==> flow/design.v <==
module vga(rst,dclk,db,r,g,b,hs,vs,x,y);
input dclk,rst;
input [2:0] db;
output r;
output g;
output b;
output reg hs,vs;
output reg [9:0] x,y;
reg [18:0] addr;
reg [10:0] count_v,count_h;
reg flag;
assign {r,g,b} = (flag == 1 ? db : 0);
always@(posedge dclk) begin
	if(rst)
		begin count_h <= 0;count_v <= 0;hs <= 0;vs <= 1;x <= 0;y <= 0;end
	else begin
		if (count_h == 800) count_h <= 0;
		else count_h <= count_h + 1;
		if (count_v == 525) count_v <= 0;
		else if (count_h == 800) count_v <= count_v + 1;
		if (count_h == 0) hs <= 0;
		if (count_v == 2) vs <= 1;
		if (count_h == 96) hs <= 1;
		if (count_v == 0) vs <= 0;
		if (count_v > 2+33 && count_v < 525-10+1) begin
			if ((count_h > 96+48) && (count_h < 800-16+1)) begin 
				flag <= 1;
				addr <= addr + 1; 
				x <= x + 1;
			end
			else begin
				flag <= 0;
				x <= 0;
				if(flag) y <= y + 1;
			end
		end
		else begin
			addr <= 0;
			y <= 0;
		end
	end
end
endmodule
======== Step by step through the tools: vga ========
Tool output for the design above, in the order of the flow.
Line numbers count from 1 in the design file above.
Library cell names are shortened.
A cell with n/a has no value.
inputs
  design top .............................. vga
  clock port .............................. dclk
  library ................................. sky130hd
  timing corner ........................... tt_025C_1v80

======== After elaboration ========
Yosys after proc, flatten, opt, wreduce and memory -nomap, before mapping. Memory bits, and registers merged into a memory's read port (data or address), are not among the register bits. Print and check cells are not counted. Equal cells are merged and count once.
cells by class
  $add $sub $neg .......................... 4
  order comparisons ....................... 4
  equal/unequal tests ..................... 4
  mux-type cells .......................... 7
  bitwise logic cells ..................... 3
  reduce/logical cells .................... 11
operators with widths
  operator                                                       number
  adder 11 x 1 -> 11 bit (second input constant)                 2
  less-than comparator 11 x 10 -> 1 bit (second input constant)  2
  equality test 11 x 10 -> 1 bit (second input constant)         2
  logical NOT 11 bit                                             2
  adder 10 x 1 -> 10 bit (second input constant)                 2
  equality test 11 x 2 -> 1 bit (second input constant)          1
  > comparator 11 x 6 -> 1 bit (second input constant)           1
  equality test 11 x 7 -> 1 bit (second input constant)          1
  > comparator 11 x 8 -> 1 bit (second input constant)           1
  2-to-1 mux 10 bit                                              1
  OR reduction 2 bit                                             3
  2-to-1 mux 1 bit                                               5
  AND reduction 2 bit                                            2
  nonzero test 2 bit                                             2
  NOT 1 bit                                                      3
  2-to-1 mux 3 bit                                               1
  logical AND 1 bit                                              2
bit counts
  flip-flop bits (word level) ............. 45
  input bits .............................. 5
  output and inout port bits .............. 25
  cells after elaboration ................. 40

======== Logic depth ========
Depth = most cells in a row (Yosys ltp): at word level without a register or memory, in the mapped netlist without a sequential cell, where the memories' decode and read muxes count.
logic depth
  word-level depth ........................ 4
  ABC_AREA ................................ 0
  gate-level depth with buffers ........... 9
  gate-level depth less buffers ........... 8

======== Netlist ========
The flow's flattened synthesis, as Yosys stat reports it; memories are mapped. The netlist is that of the ABC_AREA named above (0 if unset); the other value can give another one.
cells by type
  cell type  number  area in all (sq um)
  dfxtp_1    44      880.845
  xor2_1     21      183.926
  nor2_1     34      127.622
  ha_1       8       100.096
  a21oi_1    15      75.072
  or3_1      11      68.816
  nand4_1    10      62.56
  o32ai_1    6       52.55
  inv_1      13      48.797
  nand2_1    12      45.043
  and2_1     7       43.792
  nand3_1    8       40.038
  and3_1     6       37.536
  o21ai_0    7       35.034
  edfxtp_1   1       30.029
  clkbuf_8   2       27.526
  o2111ai_1  3       26.275
  xnor2_1    3       26.275
Other cell types: 35; their cells: 52.
synthesis totals
  cell count .............................. 263
  chip area (Yosys) ....................... 2321.0 sq um
  area of sequential cells ................ 910.9 sq um
  flip-flops .............................. 45
  buffers ................................. 11

======== Timing after synthesis ========
Path of least setup slack by OpenSTA after synthesis, without wires, with an ideal clock, recovery checks aside; 20% of the period is set as input and as output delay. Where synthesis merged equal registers, the netlist keeps one of their names.
timing path after synthesis
  kind .................................... flip-flop to flip-flop
  start point ............................. reg count_h[0]
  end point ............................... reg x[9]
  clock period ............................ 2.35 ns
  setup time .............................. 0.074 ns
  time at the first pin ................... 0.000 ns
  arrival ................................. 2.068 ns
  required time ........................... 2.276 ns
  path slack .............................. 0.208 ns
  path delay .............................. 2.142 ns
  driving pins on the path ................ 9
  buffers on the path ..................... 1
  synthesis period reached ................ 2.142 ns
"path delay" = arrival - input delay + setup time.
"driving pins on the path": output pins that drive a net of the path, with the launching flip-flop's if there is one; two outputs of one cell count as two.
"synthesis period reached" = period - worst setup slack (recovery checks aside). The figure is calculated, with input and output delays left at 20% of the set period.
The rows between start and end are the longest chain of elaborated cells between them; the timing report does not say that the signal goes this way. Where chains are equally long, one stands for them.
A line is the first line of the expression or statement that the cell stems from. Yosys adds cells for indexed reads and writes and turns some case tables into memories.
A register here has more assigning lines than the two given.
on the way, after synthesis
  cell sequence ........................... dfxtp_1 -> inv_1 -> ha_1 -> nor3b_2 -> o211a_1 -> buf_4 -> or2_0 -> or4_1 -> a31oi_1
  cells in the longest elaborated chain ... 3
  elaborated cells between the ends (all ways) .. 4
  RTL lines with such cells ............... 1
  classes of those cells .................. compare: 2; mux: 1; reduce/logical: 1
ends and longest elaborated chain, after synthesis
  item                          RTL line  text
  start, declared               10        reg [10:0] count_v,count_h;
  start, assigned               15        begin count_h <= 0;count_v <= 0;hs <= 0;vs <= 1;x <= 0;y <= 0;end
  start, assigned               18        else count_h <= count_h + 1;
  > comparator 11 x 8 -> 1 bit  26        if ((count_h > 96+48) && (count_h < 800-16+1)) begin
  logical AND 1 bit             26
  2-to-1 mux 10 bit             26
  end, assigned                 29        x <= x + 1;
  end, assigned                 33        x <= 0;
  end, declared                 8         output reg [9:0] x,y;

======== Timing after layout ========
Path of least setup slack in the final report of flow run A (OpenROAD, finished layout, wires in). Where an end is a register, its clock arrival counts in the times.
timing path after layout
  kind .................................... flip-flop to flip-flop
  start point ............................. reg count_h[0]
  end point ............................... reg x[8]
  clock period ............................ 1.75 ns
  setup time .............................. 0.08 ns
  time at the first pin ................... 0.29 ns
  arrival ................................. 2.16 ns
  required time ........................... 1.98 ns
  path slack .............................. -0.18 ns
  driving pins on the path ................ 10
  buffers on the path ..................... 2
The rows between start and end are the longest chain of elaborated cells between them; the timing report does not say that the signal goes this way. Where chains are equally long, one stands for them.
A register here has more assigning lines than the two given.
on the way, after layout
  cell sequence ........................... dfxtp_4 -> inv_4 -> ha_4 -> nor3b_4 -> o211a_1 -> or2_4 -> buf_6 -> or2_4 -> buf_6 -> o32ai_2
  cells in the longest elaborated chain ... 3
  elaborated cells between the ends (all ways) .. 4
  RTL lines with such cells ............... 1
  classes of those cells .................. compare: 2; mux: 1; reduce/logical: 1
ends and longest elaborated chain, after layout
  item                          RTL line  text
  start, declared               10        reg [10:0] count_v,count_h;
  start, assigned               15        begin count_h <= 0;count_v <= 0;hs <= 0;vs <= 1;x <= 0;y <= 0;end
  start, assigned               18        else count_h <= count_h + 1;
  > comparator 11 x 8 -> 1 bit  26        if ((count_h > 96+48) && (count_h < 800-16+1)) begin
  logical AND 1 bit             26
  2-to-1 mux 10 bit             26
  end, assigned                 29        x <= x + 1;
  end, assigned                 33        x <= 0;
  end, declared                 8         output reg [9:0] x,y;

Data sheet: physical implementation of vga

Record of 2 stored runs of the RTL-to-layout flow on vga, platform sky130hd. The runs are unordered. Constraints: input delay and output delay 20% of the set period each, output load 0.01 pF.
"time of the worst setup path": the worst setup path's part of the clock period (all of it between registers, 20% less for each end at a port) less its slack. A launch clock that arrives late makes it longer, a capture clock that arrives late makes it shorter.
"total power after layout": no workload was simulated; the value follows from the tool's default switching activity.

---- flow run A ----
settings
  period_ns = 1.75
  CAP_MARGIN = 20
  CORE_MARGIN = 2
  CORE_UTILIZATION = 40
  SLEW_MARGIN = 20
results
  total power after layout ................ 0.002077 W
  total negative slack on setup checks .... -1.606 ns
  standard-cell area of the final layout .. 3537.1 sq um
  setup slack of the critical path ........ -0.181 ns
  area inside the die boundary ............ 6428.0 sq um
  time of the worst setup path ............ 1.93 ns
  critical path kind ...................... flip-flop to flip-flop
  final worst hold slack .................. 0.463 ns
  chip area after synthesis (Yosys) ....... 2321.0 sq um

---- flow run B ----
settings
  period_ns = 3.88
  CORE_UTILIZATION = 55
  PLACE_DENSITY_LB_ADDON = 0.13
  CORE_ASPECT_RATIO = 1.14
  CELL_PAD_IN_SITES_GLOBAL_PLACEMENT = 1
  GPL_ROUTABILITY_DRIVEN = 0
  CTS_CLUSTER_DIAMETER = 125
  CAP_MARGIN = 20
  CORE_MARGIN = 2
  SLEW_MARGIN = 20
results
  standard-cell area of the final layout .. 2722.6 sq um
  final worst hold slack .................. 0.503 ns
  total negative slack on setup checks .... 0.000 ns
  time of the worst setup path ............ 1.10 ns
  critical path kind ...................... input port to output port
  total power after layout ................ 0.0008749 W
  chip area after synthesis (Yosys) ....... 2321.0 sq um
  area inside the die boundary ............ 4756.7 sq um
  setup slack of the critical path ........ 1.232 ns
